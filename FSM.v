==> flow/design.v <==
module FSM
(
reset, instr, clock,
N, Z,
PCwrite, AddrSel, MemRead,
MemWrite, IRload, OpASel, MDRload,
OpABLoad, ALU1, ALU2, ALUop,RwSel,R1Sel,R1R2Load,
ALUOutWrite, RFWrite, RegIn, FlagWrite, StopCounter 
);
	input	[3:0] instr;
	input	N, Z;
	input	reset, clock;
	output	PCwrite, AddrSel, MemRead, MemWrite, IRload, OpASel, MDRload;
	output	OpABLoad, ALU1, ALUOutWrite, RFWrite, RegIn, FlagWrite;
	output	[2:0] ALU2, ALUop;
	output	RwSel;
	output	R1Sel;
	output	R1R2Load;
	output   reg StopCounter;
	reg [4:0]	state;			 
	reg	PCwrite, AddrSel, MemRead, MemWrite, IRload, OpASel, MDRload;
	reg	OpABLoad, ALU1, ALUOutWrite, RFWrite, RegIn, FlagWrite;
	reg	[2:0] ALU2, ALUop;
	parameter [4:0] reset_s = 0, c1 = 1, c2 = 2, c3_asn = 3,
					c4_asnsh = 4, c3_shift = 5, c3_ori = 6,
					c4_ori = 7, c5_ori = 8, c3_load = 9, c4_load = 10,
					c3_store = 11, c3_bpz = 12, c3_bz = 13, c3_bnz = 14, c3_nop = 15, c3_stop = 16;
	always @(posedge clock or posedge reset)
	begin
		if (reset) state = reset_s;
		else
		begin
			case(state)
				reset_s:	state = c1; 		 
				c1:			state = c2; 		 
				c2:			begin				 
								if(instr == 4'b0100 | instr == 4'b0110 | instr == 4'b1000) state = c3_asn;
								else if( instr[2:0] == 3'b011 ) state = c3_shift;
								else if( instr[2:0] == 3'b111 ) state = c3_ori;
								else if( instr == 4'b0000 ) state = c3_load;
								else if( instr == 4'b0010 ) state = c3_store;
								else if( instr == 4'b1101 ) state = c3_bpz;
								else if( instr == 4'b0101 ) state = c3_bz;
								else if( instr == 4'b1001 ) state = c3_bnz;
								else if( instr == 4'b1010 ) state = c3_nop;
								else if( instr == 4'b0001 ) state = c3_stop;
								else state = 0;
							end
				c3_asn:		state = c4_asnsh;	 
				c4_asnsh:	state = c1;			 
				c3_shift:	state = c4_asnsh;	 
				c3_ori:		state = c4_ori;		 
				c4_ori:		state = c5_ori;		 
				c5_ori:		state = c1;			 
				c3_load:	state = c4_load;	 
				c4_load:	state = c1; 		 
				c3_store:	state = c1; 		 
				c3_bpz:		state = c1; 		 
				c3_bz:		state = c1; 		 
				c3_bnz:		state = c1; 		 
				c3_nop:		state = c1;			 
				c3_stop:		state = c1;			 
			endcase
		end
	end
	always @(*)
	begin
		case (state)
			reset_s:	 
				begin
					PCwrite = 0;
					AddrSel = 0;
					MemRead = 0;
					MemWrite = 0;
					IRload = 0;
					OpASel = 0;
					MDRload = 0;
					OpABLoad = 0;
					ALU1 = 0;
					ALU2 = 3'b000;
					ALUop = 3'b000;
					ALUOutWrite = 0;
					RFWrite = 0;
					RegIn = 0;
					FlagWrite = 0;
					StopCounter = 0;
				end					
			c1: 		 
				begin
					PCwrite = 1;
					AddrSel = 1;
					MemRead = 1;
					MemWrite = 0;
					IRload = 1;
					OpASel = 0;
					MDRload = 0;
					OpABLoad = 0;
					ALU1 = 0;
					ALU2 = 3'b001;
					ALUop = 3'b000;
					ALUOutWrite = 0;
					RFWrite = 0;
					RegIn = 0;
					FlagWrite = 0;
					StopCounter = 0;
				end	
			c2: 		 
				begin
					PCwrite = 0;
					AddrSel = 0;
					MemRead = 0;
					MemWrite = 0;
					IRload = 0;
					OpASel = 0;
					MDRload = 0;
					OpABLoad = 1;
					ALU1 = 0;
					ALU2 = 3'b000;
					ALUop = 3'b000;
					ALUOutWrite = 0;
					RFWrite = 0;
					RegIn = 0;
					FlagWrite = 0;
					StopCounter = 0;
				end
			c3_asn:		begin
							if ( instr == 4'b0100 ) 		 
							begin
								PCwrite = 0;
								AddrSel = 0;
								MemRead = 0;
								MemWrite = 0;
								IRload = 0;
								OpASel = 0;
								MDRload = 0;
								OpABLoad = 0;
								ALU1 = 1;
								ALU2 = 3'b000;
								ALUop = 3'b000;
								ALUOutWrite = 1;
								RFWrite = 0;
								RegIn = 0;
								FlagWrite = 1;
								StopCounter = 0;
							end	
							else if ( instr == 4'b0110 ) 	 
							begin
								PCwrite = 0;
								AddrSel = 0;
								MemRead = 0;
								MemWrite = 0;
								IRload = 0;
								OpASel = 0;
								MDRload = 0;
								OpABLoad = 0;
								ALU1 = 1;
								ALU2 = 3'b000;
								ALUop = 3'b001;
								ALUOutWrite = 1;
								RFWrite = 0;
								RegIn = 0;
								FlagWrite = 1;
								StopCounter = 0;
							end
							else 							 
							begin
								PCwrite = 0;
								AddrSel = 0;
								MemRead = 0;
								MemWrite = 0;
								IRload = 0;
								OpASel = 0;
								MDRload = 0;
								OpABLoad = 0;
								ALU1 = 1;
								ALU2 = 3'b000;
								ALUop = 3'b011;
								ALUOutWrite = 1;
								RFWrite = 0;
								RegIn = 0;
								FlagWrite = 1;
								StopCounter = 0;
							end
				   		end
			c4_asnsh: 	 
				begin
					PCwrite = 0;
					AddrSel = 0;
					MemRead = 0;
					MemWrite = 0;
					IRload = 0;
					OpASel = 0;
					MDRload = 0;
					OpABLoad = 0;
					ALU1 = 0;
					ALU2 = 3'b000;
					ALUop = 3'b000;
					ALUOutWrite = 0;
					RFWrite = 1;
					RegIn = 0;
					FlagWrite = 0;
					StopCounter = 0;
				end
			c3_shift: 	 
				begin
					PCwrite = 0;
					AddrSel = 0;
					MemRead = 0;
					MemWrite = 0;
					IRload = 0;
					OpASel = 0;
					MDRload = 0;
					OpABLoad = 0;
					ALU1 = 1;
					ALU2 = 3'b100;
					ALUop = 3'b100;
					ALUOutWrite = 1;
					RFWrite = 0;
					RegIn = 0;
					FlagWrite = 1;
					StopCounter = 0;
				end
			c3_ori: 	 
				begin
					PCwrite = 0;
					AddrSel = 0;
					MemRead = 0;
					MemWrite = 0;
					IRload = 0;
					OpASel = 1;
					MDRload = 0;
					OpABLoad = 1;
					ALU1 = 0;
					ALU2 = 3'b000;
					ALUop = 3'b000;
					ALUOutWrite = 0;
					RFWrite = 0;
					RegIn = 0;
					FlagWrite = 0;
					StopCounter = 0;
				end
			c4_ori: 	 
				begin
					PCwrite = 0;
					AddrSel = 0;
					MemRead = 0;
					MemWrite = 0;
					IRload = 0;
					OpASel = 0;
					MDRload = 0;
					OpABLoad = 0;
					ALU1 = 1;
					ALU2 = 3'b011;
					ALUop = 3'b010;
					ALUOutWrite = 1;
					RFWrite = 0;
					RegIn = 0;
					FlagWrite = 1;
					StopCounter = 0;
				end
			c5_ori: 	 
				begin
					PCwrite = 0;
					AddrSel = 0;
					MemRead = 0;
					MemWrite = 0;
					IRload = 0;
					OpASel = 1;
					MDRload = 0;
					OpABLoad = 0;
					ALU1 = 0;
					ALU2 = 3'b000;
					ALUop = 3'b000;
					ALUOutWrite = 0;
					RFWrite = 1;
					RegIn = 0;
					FlagWrite = 0;
					StopCounter = 0;
				end
			c3_load: 	 
				begin
					PCwrite = 0;
					AddrSel = 0;
					MemRead = 1;
					MemWrite = 0;
					IRload = 0;
					OpASel = 0;
					MDRload = 1;
					OpABLoad = 0;
					ALU1 = 0;
					ALU2 = 3'b000;
					ALUop = 3'b000;
					ALUOutWrite = 0;
					RFWrite = 0;
					RegIn = 0;
					FlagWrite = 0;
					StopCounter = 0;
				end
			c4_load: 	 
				begin
					PCwrite = 0;
					AddrSel = 0;
					MemRead = 0;
					MemWrite = 0;
					IRload = 0;
					OpASel = 0;
					MDRload = 0;
					OpABLoad = 0;
					ALU1 = 0;
					ALU2 = 3'b000;
					ALUop = 3'b000;
					ALUOutWrite = 1;
					RFWrite = 1;
					RegIn = 1;
					FlagWrite = 0;
					StopCounter = 0;
				end
			c3_store: 	 
				begin
					PCwrite = 0;
					AddrSel = 0;
					MemRead = 0;
					MemWrite = 1;
					IRload = 0;
					OpASel = 0;
					MDRload = 0;
					OpABLoad = 0;
					ALU1 = 0;
					ALU2 = 3'b000;
					ALUop = 3'b000;
					ALUOutWrite = 0;
					RFWrite = 0;
					RegIn = 0;
					FlagWrite = 0;
					StopCounter = 0;
				end
			c3_bpz: 	 
				begin
					PCwrite = ~N;
					AddrSel = 0;
					MemRead = 0;
					MemWrite = 0;
					IRload = 0;
					OpASel = 0;
					MDRload = 0;
					OpABLoad = 0;
					ALU1 = 0;
					ALU2 = 3'b010;
					ALUop = 3'b000;
					ALUOutWrite = 0;
					RFWrite = 0;
					RegIn = 0;
					FlagWrite = 0;
					StopCounter = 0;
				end
			c3_bz: 		 
				begin
					PCwrite = Z;
					AddrSel = 0;
					MemRead = 0;
					MemWrite = 0;
					IRload = 0;
					OpASel = 0;
					MDRload = 0;
					OpABLoad = 0;
					ALU1 = 0;
					ALU2 = 3'b010;
					ALUop = 3'b000;
					ALUOutWrite = 0;
					RFWrite = 0;
					RegIn = 0;
					FlagWrite = 0;
					StopCounter = 0;
				end
			c3_bnz: 	 
				begin
					PCwrite = ~Z;
					AddrSel = 0;
					MemRead = 0;
					MemWrite = 0;
					IRload = 0;
					OpASel = 0;
					MDRload = 0;
					OpABLoad = 0;
					ALU1 = 0;
					ALU2 = 3'b010;
					ALUop = 3'b000;
					ALUOutWrite = 0;
					RFWrite = 0;
					RegIn = 0;
					FlagWrite = 0;
					StopCounter = 0;
				end
			c3_nop: 	 
				begin
					PCwrite = 0;
					AddrSel = 0;
					MemRead = 0;
					MemWrite = 0;
					IRload = 0;
					OpASel = 0;
					MDRload = 0;
					OpABLoad = 0;
					ALU1 = 0;
					ALU2 = 3'b000;
					ALUop = 3'b000;
					ALUOutWrite = 0;
					RFWrite = 0;
					RegIn = 0;
					FlagWrite = 0;
					StopCounter = 0;
				end
			c3_stop: 	 
				begin
					PCwrite = 0;
					AddrSel = 0;
					MemRead = 2'b00;
					MemWrite = 2'b00;
					IRload = 0;
					OpASel = 0;
					MDRload = 0;
					OpABLoad = 0;
					ALU1 = 0;
					ALU2 = 3'b000;
					ALUop = 3'b000;
					ALUOutWrite = 0;
					RFWrite = 0;
					RegIn = 0;
					FlagWrite = 0;
					StopCounter = 1;
				end
			default:	 
				begin
					PCwrite = 0;
					AddrSel = 0;
					MemRead = 0;
					MemWrite = 0;
					IRload = 0;
					OpASel = 0;
					MDRload = 0;
					OpABLoad = 0;
					ALU1 = 0;
					ALU2 = 3'b000;
					ALUop = 3'b000;
					ALUOutWrite = 0;
					RFWrite = 0;
					RegIn = 0;
					FlagWrite = 0;
					StopCounter = 0;
				end
		endcase
	end
endmodule
---- Tool chain data of FSM ----
The steps from the RTL of FSM to its reports follow in flow order.
Lines are those of the file above, counted from 1.
Library cell names are shortened.
A cell with - has no value.
set-up
  design top .............................. FSM
  clock input ............................. clock
  cell library ............................ sky130hd
  corner .................................. tt_025C_1v80

---- Elaborated design ----
Yosys after proc, flatten, opt, wreduce and memory -nomap, before mapping. Memory bits, and registers merged into a memory's read port (data or address), are not among the register bits. Print and check cells are not counted. Equal cells are merged and count once.
bit counts
  register bits ........................... 5
  elaborated cells ........................ 71
  input bits .............................. 8
  output and inout port bits .............. 23
cells by class
  reduce/logical cells .................... 12
  equality and inequality tests ........... 27
  multiplexer cells ....................... 27
  bitwise operators ....................... 4
operators by type and width
  cell                                            number
  two-way mux 5 bit                               10
  == test 5 x 4 -> 1 bit (second input constant)  8
  parallel mux 5 bit (select 7 bit)               1
  == test 5 x 3 -> 1 bit (second input constant)  4
  == test 4 bit (second input constant)           4
  == test 4 x 3 -> 1 bit (second input constant)  3
  parallel mux 3 bit (select 4 bit)               1
  two-way mux 1 bit                               11
  OR reduction 10 bit                             1
  == test 5 x 2 -> 1 bit (second input constant)  2
  OR reduction 3 bit                              3
  parallel mux 3 bit (select 3 bit)               1
  OR reduction 2 bit                              4
  nonzero test 7 bit                              1
  == test 5 x 1 -> 1 bit (second input constant)  1
  == test 5 bit (second input constant)           1
  zero test 5 bit                                 1
  == test 4 x 1 -> 1 bit (second input constant)  1
  == test 4 x 2 -> 1 bit (second input constant)  1
  zero test 4 bit                                 1
  OR reduction 4 bit                              1
  parallel mux 1 bit (select 4 bit)               1
  two-way mux 2 bit                               2
  == test 3 x 2 -> 1 bit (second input constant)  1
  == test 3 bit (second input constant)           1
  OR 1 bit                                        2
  inverter 1 bit                                  2

---- Depth ----
Longest topological path by Yosys (ltp), each cell counted once; first at word level (registers and memories cut), then after technology mapping (sequential cells cut; the memories' decode and read muxes count).
logic depth
  word-level depth ........................ 12
  ABC_AREA ................................ 0
  mapped depth ............................ 3
  depth with buffers taken out ............ 2

---- Mapped cells and area ----
Yosys stat after the flow's synthesis: flattened, memories mapped to cells. It holds for the ABC_AREA given above (unset counts as 0); a run with the other value may have another netlist.
The area totals of this step are shown rounded.
cell types
  type      number  area in all (µm²)
  dfrtp_1   16      400.384
  or2_2     7       43.792
  buf_4     5       37.536
  nand2b_1  5       31.28
  dfstp_2   1       26.275
  or3_1     4       25.024
  nor2_1    6       22.522
  or3b_2    2       17.517
  nor4_1    2       12.512
  inv_1     3       11.261
  a21oi_1   2       10.01
  nand3_1   2       10.01
  nor3_1    2       10.01
  a21o_1    1       7.507
  clkbuf_1  2       7.507
  nand3b_1  1       7.507
  o21a_1    1       7.507
  or4_1     1       7.507
Other cell types: 3; their cells: 3.
mapped netlist
  mapped area ............................. 0.0007082 mm²
  flip-flop cells ......................... 17
  cell count .............................. 66
  sequential part of the area ............. 0.0004267 mm²
  buffer cells ............................ 8

---- Path before layout ----
Source: OpenSTA report_checks on the synthesized netlist (no wires, ideal clock, input and output delay 20% of the period each), path of least setup slack; recovery checks are left aside. Register names are those of the netlist, which keeps one name where synthesis merged equal registers.
path post-synthesis
  path type ............................... input-to-output
  from .................................... input port instr[2]
  to ...................................... output port ALUop[1]
  buffers on the path ..................... 1
  required time ........................... 1.872 ns
  arrival ................................. 1.289 ns
  period .................................. 2.34 ns
  path delay .............................. 0.821 ns
  launch time at the first pin ............ 0.468 ns
  slack ................................... 0.583 ns
  external output delay ................... 0.468 ns
  stages .................................. 3
  external input delay .................... 0.468 ns
  synthesis period reached ................ 1.757 ns
"path delay" = arrival - input delay + setup time.
A path that ends at an output port has no setup time.
"stages": output pins that drive a net of the path, with the launching flip-flop's if there is one; two outputs of one cell count as two.
"synthesis period reached" is the clock period less the worst setup slack; recovery checks do not enter. This is arithmetic on one report: input and output delays are still those of the set period (20% each).
Between the ends stands the longest chain of elaborated cells between them, by number of cells; it is not shown to be the way that was timed. Of several equally long chains one is given.
A line is the first line of the expression or statement that the cell stems from. Yosys adds cells for indexed reads and writes and turns some case tables into memories.
between the ends, post-synthesis
  path through ............................ buf_2 -> or3b_2 -> a21o_1
  cells in the longest elaborated chain ... 4
  elaborated cells between the ends (all ways) .. 5
  those cells by class .................... 2 x eq/ne; 3 x mux
ends and longest elaborated chain, post-synthesis
  item                               RTL line  text
  from (decl)                        10        input [3:0] instr;
  == test 4 x 3 -> 1 bit             146       else if ( instr == 4'b0110 )
  two-way mux 2 bit                  146
  two-way mux 2 bit                  127       if ( instr == 4'b0100 )
  parallel mux 3 bit (select 3 bit)  68        case (state)
  to (decl)                          15        output [2:0] ALU2, ALUop;

---- Path in the finished layout ----
From the final timing report of run 1: the path of least setup slack in the routed layout; clock arrival at registers is part of the times.
path after layout
  path type ............................... reg-to-output
  from .................................... register state
  to ...................................... output port ALUOutWrite
  period .................................. 0.988 ns
  arrival ................................. 1.41 ns
  required time ........................... 0.79 ns
  buffers on the path ..................... 1
  launch time at the first pin ............ 0.28 ns
  external output delay ................... 0.20 ns
  stages .................................. 4
  slack ................................... -0.62 ns
Where an end lacks its bit number, it is one bit of the signal, or one of the new flip-flops if synthesis recoded a state register.
Between the ends stands the longest chain of elaborated cells between them, by number of cells; it is not shown to be the way that was timed. Of several equally long chains one is given.
At most two assigning lines are given for a register; there are more.
between the ends, after layout
  path through ............................ dfrtp_1 -> or3_4 -> or2_4 -> buf_6
  cells in the longest elaborated chain ... 3
  elaborated cells between the ends (all ways) .. 6
  those cells by class .................... 4 x eq/ne; 1 x mux; 1 x reduce/logical
ends and longest elaborated chain, after layout
  item                    RTL line  text
  from (decl)             20        reg [4:0] state;
  from (assign)           30        if (reset) state = reset_s;
  from (assign)           34        reset_s: state = c1;
  == test 5 x 2 -> 1 bit  68        case (state)
  OR reduction 4 bit      -
  two-way mux 1 bit       68
  to (decl)               14        output OpABLoad, ALU1, ALUOutWrite, RFWrite, RegIn, FlagWrite;

Ticket comment

Stored flow runs of FSM (2 of them; Yosys, OpenROAD, sky130hd). They differ in their settings and are not a sequence. Constraints: input delay and output delay 20% of the set period each, output load 0.01 pF.
"clock period reached" means the clock period less the worst setup slack. The figure is calculated, with input and output delays left at 20% of the set period.
Results are given in rounded form.

---- run 1 ----
settings
  period_ns = 0.988
  CORE_UTILIZATION = 21
  SETUP_SLACK_MARGIN = -0.06
  PLACE_DENSITY = 0.64
  CELL_PAD_IN_SITES_GLOBAL_PLACEMENT = 1
  CELL_PAD_IN_SITES_DETAIL_PLACEMENT = 1
  ABC_AREA = 0
  CTS_CLUSTER_SIZE = 58
  SLEW_MARGIN = 35
  CAP_MARGIN = 20
  CORE_MARGIN = 2
results
  netlist area reported by Yosys .......... 0.0007082 mm²
  die footprint ........................... 0.003853 mm²
  standard-cell area after layout ......... 0.001355 mm²
  utilization ............................. 0.413
  smallest setup slack .................... -0.622 ns
  summed negative setup slack ............. -7.177 ns
  clock period reached .................... 1.610 ns

---- run 2 ----
settings
  period_ns = 1.49
  CORE_UTILIZATION = 23
  SETUP_SLACK_MARGIN = 0.34
  PLACE_DENSITY_LB_ADDON = 0.05
  CELL_PAD_IN_SITES_GLOBAL_PLACEMENT = 2
  GPL_TIMING_DRIVEN = 1
  SLEW_MARGIN = 35
  MIN_ROUTING_LAYER = met1
  MAX_ROUTING_LAYER = met5
  CAP_MARGIN = 20
  CORE_MARGIN = 2
results
  netlist area reported by Yosys .......... 0.0007082 mm²
  die footprint ........................... 0.003539 mm²
  standard-cell area after layout ......... 0.001231 mm²
  utilization ............................. 0.413
  smallest setup slack .................... -0.204 ns
  summed negative setup slack ............. -0.709 ns
  clock period reached .................... 1.694 ns
